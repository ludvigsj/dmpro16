==> flow/design.v <==
module SpiShiftRegister(input clk, input reset,
    input  io_in,
    input  io_shift,
    input [7:0] io_value,
    input  io_set,
    output io_out
);
  reg  r7;
  wire T0;
  wire T1;
  wire T2;
  wire T3;
  wire T4;
  wire T5;
  reg  r6;
  wire T6;
  wire T7;
  wire T8;
  wire T9;
  reg  r5;
  wire T10;
  wire T11;
  wire T12;
  wire T13;
  reg  r4;
  wire T14;
  wire T15;
  wire T16;
  wire T17;
  reg  r3;
  wire T18;
  wire T19;
  wire T20;
  wire T21;
  reg  r2;
  wire T22;
  wire T23;
  wire T24;
  wire T25;
  reg  r1;
  wire T26;
  wire T27;
  wire T28;
  wire T29;
  reg  r0;
  wire T30;
  wire T31;
  wire T32;
  wire T33;
  wire T34;
  wire T35;
  wire T36;
  assign io_out = r7;
  assign T0 = T34 ? r6 : T1;
  assign T1 = T4 ? T3 : T2;
  assign T2 = reset ? 1'h0 : r7;
  assign T3 = io_value[7];
  assign T4 = T5 & io_set;
  assign T5 = reset ^ 1'h1;
  assign T6 = T34 ? r5 : T7;
  assign T7 = T4 ? T9 : T8;
  assign T8 = reset ? 1'h0 : r6;
  assign T9 = io_value[6];
  assign T10 = T34 ? r4 : T11;
  assign T11 = T4 ? T13 : T12;
  assign T12 = reset ? 1'h0 : r5;
  assign T13 = io_value[5];
  assign T14 = T34 ? r3 : T15;
  assign T15 = T4 ? T17 : T16;
  assign T16 = reset ? 1'h0 : r4;
  assign T17 = io_value[4];
  assign T18 = T34 ? r2 : T19;
  assign T19 = T4 ? T21 : T20;
  assign T20 = reset ? 1'h0 : r3;
  assign T21 = io_value[3];
  assign T22 = T34 ? r1 : T23;
  assign T23 = T4 ? T25 : T24;
  assign T24 = reset ? 1'h0 : r2;
  assign T25 = io_value[2];
  assign T26 = T34 ? r0 : T27;
  assign T27 = T4 ? T29 : T28;
  assign T28 = reset ? 1'h0 : r1;
  assign T29 = io_value[1];
  assign T30 = T34 ? io_in : T31;
  assign T31 = T4 ? T33 : T32;
  assign T32 = reset ? 1'h0 : r0;
  assign T33 = io_value[0];
  assign T34 = T35 & io_shift;
  assign T35 = T36 ^ 1'h1;
  assign T36 = reset | io_set;
  always @(posedge clk) begin
    if(T34) begin
      r7 <= r6;
    end else if(T4) begin
      r7 <= T3;
    end else if(reset) begin
      r7 <= 1'h0;
    end
    if(T34) begin
      r6 <= r5;
    end else if(T4) begin
      r6 <= T9;
    end else if(reset) begin
      r6 <= 1'h0;
    end
    if(T34) begin
      r5 <= r4;
    end else if(T4) begin
      r5 <= T13;
    end else if(reset) begin
      r5 <= 1'h0;
    end
    if(T34) begin
      r4 <= r3;
    end else if(T4) begin
      r4 <= T17;
    end else if(reset) begin
      r4 <= 1'h0;
    end
    if(T34) begin
      r3 <= r2;
    end else if(T4) begin
      r3 <= T21;
    end else if(reset) begin
      r3 <= 1'h0;
    end
    if(T34) begin
      r2 <= r1;
    end else if(T4) begin
      r2 <= T25;
    end else if(reset) begin
      r2 <= 1'h0;
    end
    if(T34) begin
      r1 <= r0;
    end else if(T4) begin
      r1 <= T29;
    end else if(reset) begin
      r1 <= 1'h0;
    end
    if(T34) begin
      r0 <= io_in;
    end else if(T4) begin
      r0 <= T33;
    end else if(reset) begin
      r0 <= 1'h0;
    end
  end
endmodule
module SpiSlave(input clk, input reset,
    input  io_cs,
    input  io_clk,
    input  io_mosi,
    output io_miso,
    output io_wake,
    output io_bnn_read,
    input [9:0] io_bnn_data,
    input  io_bnn_empty
);
  wire T0;
  reg  read;
  wire T68;
  wire T1;
  wire T2;
  wire T3;
  wire T4;
  wire T5;
  wire T6;
  wire T7;
  reg [2:0] n;
  wire[2:0] T69;
  wire[2:0] T8;
  wire[2:0] T9;
  wire[2:0] T10;
  wire T11;
  wire T12;
  reg  R13;
  wire T14;
  wire T15;
  wire T16;
  wire T17;
  wire T18;
  reg  R19;
  wire T20;
  wire[7:0] T70;
  wire[3:0] T21;
  wire[3:0] T22;
  wire[3:0] T71;
  wire[2:0] T23;
  wire[2:0] T24;
  wire[2:0] T25;
  wire[2:0] T26;
  wire[2:0] T72;
  wire[1:0] T27;
  wire[1:0] T28;
  wire[1:0] T73;
  wire T29;
  wire T30;
  wire T31;
  wire T32;
  wire T33;
  wire T34;
  wire T35;
  wire T36;
  wire T37;
  wire T38;
  wire T39;
  wire T40;
  wire T41;
  wire T42;
  wire T43;
  wire T44;
  wire T45;
  wire T46;
  wire T47;
  wire T48;
  wire T49;
  wire T50;
  wire T51;
  wire T52;
  wire T53;
  wire T54;
  wire T55;
  wire T56;
  wire T57;
  wire T58;
  wire T59;
  wire T60;
  wire T61;
  wire T62;
  wire T63;
  wire T64;
  wire T65;
  wire T66;
  wire T67;
  wire reg__io_out;
  assign T0 = read ? 1'h1 : 1'h0;
  assign T68 = reset ? 1'h0 : T1;
  assign T1 = T18 ? 1'h1 : T2;
  assign T2 = read ? 1'h0 : T3;
  assign T3 = T17 ? 1'h0 : T4;
  assign T4 = T15 ? 1'h0 : T5;
  assign T5 = T6 ? 1'h1 : read;
  assign T6 = T11 & T7;
  assign T7 = n == 3'h7;
  assign T69 = reset ? 3'h0 : T8;
  assign T8 = T15 ? T10 : T9;
  assign T9 = T6 ? 3'h0 : n;
  assign T10 = n + 3'h1;
  assign T11 = io_cs & T12;
  assign T12 = T14 & R13;
  assign T14 = io_clk ^ 1'h1;
  assign T15 = T11 & T16;
  assign T16 = T7 ^ 1'h1;
  assign T17 = io_cs ^ 1'h1;
  assign T18 = T20 & R19;
  assign T20 = io_bnn_empty ^ 1'h1;
  assign T70 = {4'h0, T21};
  assign T21 = T58 ? 4'h9 : T22;
  assign T22 = T54 ? 4'h8 : T71;
  assign T71 = {1'h0, T23};
  assign T23 = T50 ? 3'h7 : T24;
  assign T24 = T46 ? 3'h6 : T25;
  assign T25 = T42 ? 3'h5 : T26;
  assign T26 = T38 ? 3'h4 : T72;
  assign T72 = {1'h0, T27};
  assign T27 = T34 ? 2'h3 : T28;
  assign T28 = T31 ? 2'h2 : T73;
  assign T73 = {1'h0, T29};
  assign T29 = T30 ? 1'h1 : 1'h0;
  assign T30 = io_bnn_data == 10'h1;
  assign T31 = T33 & T32;
  assign T32 = io_bnn_data == 10'h2;
  assign T33 = T30 ^ 1'h1;
  assign T34 = T36 & T35;
  assign T35 = io_bnn_data == 10'h4;
  assign T36 = T37 ^ 1'h1;
  assign T37 = T30 | T32;
  assign T38 = T40 & T39;
  assign T39 = io_bnn_data == 10'h8;
  assign T40 = T41 ^ 1'h1;
  assign T41 = T37 | T35;
  assign T42 = T44 & T43;
  assign T43 = io_bnn_data == 10'h10;
  assign T44 = T45 ^ 1'h1;
  assign T45 = T41 | T39;
  assign T46 = T48 & T47;
  assign T47 = io_bnn_data == 10'h20;
  assign T48 = T49 ^ 1'h1;
  assign T49 = T45 | T43;
  assign T50 = T52 & T51;
  assign T51 = io_bnn_data == 10'h40;
  assign T52 = T53 ^ 1'h1;
  assign T53 = T49 | T47;
  assign T54 = T56 & T55;
  assign T55 = io_bnn_data == 10'h80;
  assign T56 = T57 ^ 1'h1;
  assign T57 = T53 | T51;
  assign T58 = T60 & T59;
  assign T59 = io_bnn_data == 10'h100;
  assign T60 = T61 ^ 1'h1;
  assign T61 = T57 | T55;
  assign T62 = T15 ? 1'h1 : 1'h0;
  assign io_bnn_read = T63;
  assign T63 = T18 ? 1'h1 : T64;
  assign T64 = T15 ? 1'h0 : T65;
  assign T65 = T6 ? 1'h1 : 1'h0;
  assign io_wake = T66;
  assign T66 = T67 ? 1'h1 : 1'h0;
  assign T67 = io_bnn_empty ^ 1'h1;
  assign io_miso = reg__io_out;
  SpiShiftRegister reg_(.clk(clk), .reset(reset),
       .io_in( io_mosi ),
       .io_shift( T62 ),
       .io_value( T70 ),
       .io_set( T0 ),
       .io_out( reg__io_out )
  );
  always @(posedge clk) begin
    if(reset) begin
      read <= 1'h0;
    end else if(T18) begin
      read <= 1'h1;
    end else if(read) begin
      read <= 1'h0;
    end else if(T17) begin
      read <= 1'h0;
    end else if(T15) begin
      read <= 1'h0;
    end else if(T6) begin
      read <= 1'h1;
    end
    if(reset) begin
      n <= 3'h0;
    end else if(T15) begin
      n <= T10;
    end else if(T6) begin
      n <= 3'h0;
    end
    R13 <= io_clk;
    R19 <= io_bnn_empty;
  end
endmodule
module SpiSlaveTestLol(input clk, input notreset,
    input  io_cs,
    input  io_clk,
    input  io_mosi,
    output io_miso,
    output io_wake,
    input poke,
    output poke_out,
    output rpi_poke_out
);
  wire T0;
  wire T1;
  wire T2;
  reg  started;
  wire T26;
  wire T3;
  wire[9:0] T4;
  wire[9:0] T5;
  wire[9:0] T6;
  wire[9:0] T7;
  wire T8;
  reg  n;
  wire T27;
  wire T9;
  wire T10;
  wire T11;
  wire T12;
  wire T13;
  wire T14;
  wire T15;
  wire T16;
  wire[1:0] T28;
  wire T17;
  wire T18;
  wire T19;
  wire T20;
  wire[1:0] T29;
  wire T21;
  wire T22;
  reg  R23;
  reg  R24;
  reg  R25;
  wire slave_io_miso;
  wire slave_io_wake;
  wire slave_io_bnn_read;
  wire reset;
  assign T0 = T1 == 1'h0;
  assign T1 = T2 ^ 1'h1;
  assign T2 = started ^ 1'h1;
  assign T26 = reset ? 1'h0 : T3;
  assign T3 = T2 ? 1'h1 : started;
  assign T4 = T19 ? 10'h10 : T5;
  assign T5 = T15 ? 10'h40 : T6;
  assign T6 = T12 ? 10'h1 : T7;
  assign T7 = T8 ? 10'h100 : 10'h0;
  assign T8 = n == 1'h0;
  assign T27 = reset ? 1'h0 : T9;
  assign T9 = slave_io_bnn_read ? T10 : n;
  assign T10 = T11 % 3'h4;
  assign T11 = n + 1'h1;
  assign T12 = T14 & T13;
  assign T13 = n == 1'h1;
  assign T14 = T8 ^ 1'h1;
  assign T15 = T17 & T16;
  assign T16 = T28 == 2'h2;
  assign T28 = {1'h0, n};
  assign T17 = T18 ^ 1'h1;
  assign T18 = T8 | T13;
  assign T19 = T21 & T20;
  assign T20 = T29 == 2'h3;
  assign T29 = {1'h0, n};
  assign T21 = T22 ^ 1'h1;
  assign T22 = T18 | T16;
  assign io_wake = slave_io_wake;
  assign io_miso = slave_io_miso;
  assign poke_out = ~poke;
  assign rpi_poke_out = poke;
  assign reset = !notreset;
  SpiSlave slave(.clk(clk), .reset(reset),
       .io_cs( R25 ),
       .io_clk( R24 ),
       .io_mosi( R23 ),
       .io_miso( slave_io_miso ),
       .io_wake( slave_io_wake ),
       .io_bnn_read( slave_io_bnn_read ),
       .io_bnn_data( T4 ),
       .io_bnn_empty( T0 )
  );
  always @(posedge clk) begin
    if(reset) begin
      started <= 1'h0;
    end else if(T2) begin
      started <= 1'h1;
    end
    if(reset) begin
      n <= 1'h0;
    end else if(slave_io_bnn_read) begin
      n <= T10;
    end
    R23 <= io_mosi;
    R24 <= io_clk;
    R25 <= io_cs;
  end
endmodule
# From RTL to reports: SpiSlaveTestLol
# Tool output for the design above, in the order of the flow.
# Line numbers count from 1 in the design file above.
# Operators carry their Yosys type and port widths (W data, S select, Z words).
# Library cell names are shortened.
# Not given: -
# design
top_module	SpiSlaveTestLol
clock_port	clk
lib	sky130hd
pvt_corner	tt_025C_1v80

# Word level
# Yosys after proc, flatten, opt, wreduce and memory -nomap, before mapping. Memory bits, and registers merged into a memory's read port (data or address), are not among the register bits. Print and check cells are not counted. Equal cells are merged and count once.
# word_totals
register_bits	19
latchBits	0
ram_bits	0
rom_bits	0
clocked_rd_ports_x_width	0
n_memories	0
# op_classes
n_addsub	2
n_mul	0
div_mod_pow	0
cmp	0
eq_ne	11
shifts	0
n_mux	35
bitwise	36
n_reduce_logical	2
# ops
cell	n
$mux W1	24
$mux W3	6
$and A1 B1 Y1	15
$not A1 Y1	13
$eq A9 B1 Y1 const B	1
$eq A9 B2 Y1 const B	1
$eq A9 B3 Y1 const B	1
$eq A9 B4 Y1 const B	1
$eq A9 B5 Y1 const B	1
$eq A9 B6 Y1 const B	1
$eq A9 B7 Y1 const B	1
$eq A9 B8 Y1 const B	1
$eq A9 B9 Y1 const B	1
$mux W9	1
$or A1 B1 Y1	8
$mux W4	2
$mux W2	2
$add A3 B1 Y3 const B	1
$ne A3 B1 Y1 const B	1
$eq A3 B3 Y1 const B	1
$reduce_bool A2 Y1	1
$add A1 B1 Y1 const B	1
$logic_not A1 Y1	1

# Logic depth
# Yosys ltp: most cells in a row. Word level: on the elaborated netlist, between registers, memories and ports. Mapped: between sequential cells and ports; inverters and the memories' decode and read muxes count.
# logic_depth
ltp_word	14
abc_area	0
mapped_depth	4
depth_no_buf	4

# Mapped cells and area
# Source: synth_stat.txt of the flow (Yosys; design flattened, memories mapped). It holds for the ABC_AREA given above (unset counts as 0); a run with the other value may have another netlist.
# synth_totals
mapped_cells	54
synth_area_mm2	0.0007219
seq_area_mm2	0.0004604
ffs	19
# by_type
cell	n	type_area_um2
edfxtp_1	8	240.23
dfxtp_1	11	220.211
a21boi_1	5	37.536
and2_1	6	37.536
ha_1	2	25.024
nand2_1	6	22.522
nand3b_1	3	22.522
nand3b_4	1	20.019
nor3b_4	1	18.768
mux2i_1	1	10.01
a22o_1	1	8.758
and3b_1	1	8.758
o2bb2ai_1	1	8.758
and2b_1	1	7.507
buf_4	1	7.507
inv_1	2	7.507
or2b_1	1	7.507
or3_1	1	6.256
o21ai_0	1	5.005
# The figures by module come from a second, unflattened synthesis with its own total; it is not the netlist above.
# unflattened
hier_cells	85
hier_area_mm2	0.0009209
# Each row is one instance without its submodules.
# by_module
module	n_inst	cells	area_mm2	mod_seq_area_mm2
SpiSlave	1	51	0.0004342	0.0001201
SpiShiftRegister	1	21	0.0003478	0.0002402
SpiSlaveTestLol	1	13	0.0001389	0.0001001

# Worst setup path after synthesis
# Path of least setup slack by OpenSTA after synthesis, without wires, with an ideal clock, recovery checks aside; 20% of the period is set as input and as output delay. Where synthesis merged equal registers, the netlist keeps one of their names.
# synth_path
kind	reg-to-reg
startpoint	register slave.n[0]
endpoint	register slave.reg_.r0
clock_period_ns	2.12
setup_ns	0.384
t_first_pin_ns	0.000
arrival_time_ns	1.420
t_required_ns	1.736
path_slack_ns	0.316
path_delay_ns	1.804
driving_pins	4
n_path_buf	0
synth_period_reached_ns	1.804
# "path_delay_ns" is the arrival time less input delay plus setup time.
# "driving_pins" counts driving pins, that of a launching flip-flop among them; a cell with two outputs on the path counts twice.
# "synth_period_reached_ns" = period - worst setup slack (recovery checks aside). The figure is calculated, with input and output delays left at 20% of the set period.
# Between the ends stands the longest chain of elaborated cells between them, by number of cells; it is not shown to be the way that was timed. Of several equally long chains one is given.
# A line is the first line of the expression or statement that the cell stems from. Yosys adds cells for indexed reads and writes and turns some case tables into memories.
# A register here has more assigning lines than the two given.
# Only ways into the end's enable, where the timed path ends, are counted here.
# synth_between
path_cell_list	dfxtp_1 ha_1 ha_1 o21ai_0
elab_chain_len	6
# synth_lines
element	line_no	text
start, declared	170	reg [2:0] n;
start, assigned	334	n <= 3'h0;
start, assigned	336	n <= T10;
$eq A3 B3 Y1	245	assign T7 = n == 3'h7;
$not A1 Y1	-
$and A1 B1 Y1	253	assign T15 = T11 & T16;
$mux W1	303	assign T62 = T15 ? 1'h1 : 1'h0;
$and A1 B1 Y1	88	assign T34 = T35 & io_shift;
$ne A3 B1 Y1	-
end, assigned	142	r0 <= io_in;
end, assigned	144	r0 <= T33;
end, declared	45	reg  r0;

# Timing after layout
# Path of least setup slack in the final report of stored run 1 (OpenROAD, finished layout, wires in). Where an end is a register, its clock arrival counts in the times.
# layout_path
kind	reg-to-output
startpoint	register started
endpoint	output io_wake
clock_period_ns	2.29
output_delay_ns	0.46
t_first_pin_ns	0.29
arrival_time_ns	1.23
t_required_ns	1.83
path_slack_ns	0.60
driving_pins	2
n_path_buf	1
# Between the ends stands the longest chain of elaborated cells between them, by number of cells; it is not shown to be the way that was timed. Of several equally long chains one is given.
# layout_between
path_cell_list	dfxtp_1 clkdlybuf4s50_1
elab_chain_len	1
# layout_lines
element	line_no	text
start, declared	357	reg  started;
start, assigned	434	started <= 1'h0;
start, assigned	436	started <= 1'h1;
$mux W1	309	assign T66 = T67 ? 1'h1 : 1'h0;
end, declared	349	output io_wake,

# Settings and measured results of 2 stored flow runs for module SpiSlaveTestLol (sky130hd), not sorted in any way. The constraints put input and output delay at 20% of the set period each and load the outputs with 0.01 pF.
# By "clock_period_reached_ns" is meant the clock period of the run minus its worst setup slack. This is arithmetic on one report: input and output delays are still those of the set period (20% each).
# By "worst_path_allowed_less_slack_ns" is meant the share of the clock period that the worst setup path is allowed (20% is reserved at inputs, 20% at outputs), minus its slack. Clock arrival times at its registers enter into it.
# By "design_power_w" is meant OpenSTA's value without simulated activity: inputs other than the clock are taken to toggle once in ten clock periods, and the tool carries that through the logic.
# Among the settings, . means not set for that run.
item,stored run 1,stored run 2
period_ns,2.29,1.75
CORE_UTILIZATION,66,15
SETUP_SLACK_MARGIN,0.35,.
PLACE_DENSITY_LB_ADDON,0.04,0.08
HOLD_SLACK_MARGIN,0.06,.
CORE_MARGIN,10,2
CTS_CLUSTER_SIZE,28,.
CTS_CLUSTER_DIAMETER,247,.
CAP_MARGIN,20,20
SLEW_MARGIN,20,20
CELL_PAD_IN_SITES_GLOBAL_PLACEMENT,.,3
CELL_PAD_IN_SITES_DETAIL_PLACEMENT,.,2
GPL_TIMING_DRIVEN,.,1
worstSetupSlack_ns,0.603,0.045
hold_ws_ns,0.370,0.372
clock_period_reached_ns,1.687,1.705
worst_path_allowed_less_slack_ns,1.23,1.00
worstPathKind,reg-to-output,input-to-output
final_setup_tns_ns,0.000,0.000
die_footprint_mm2,0.002817,0.0053839
yosys.chip_area_mm2,0.0007219,0.0007219
stdcell_area_mm2,0.0008683,0.0009321
design_power_w,0.0005866,0.0008696
final_util_frac,0.889,0.199
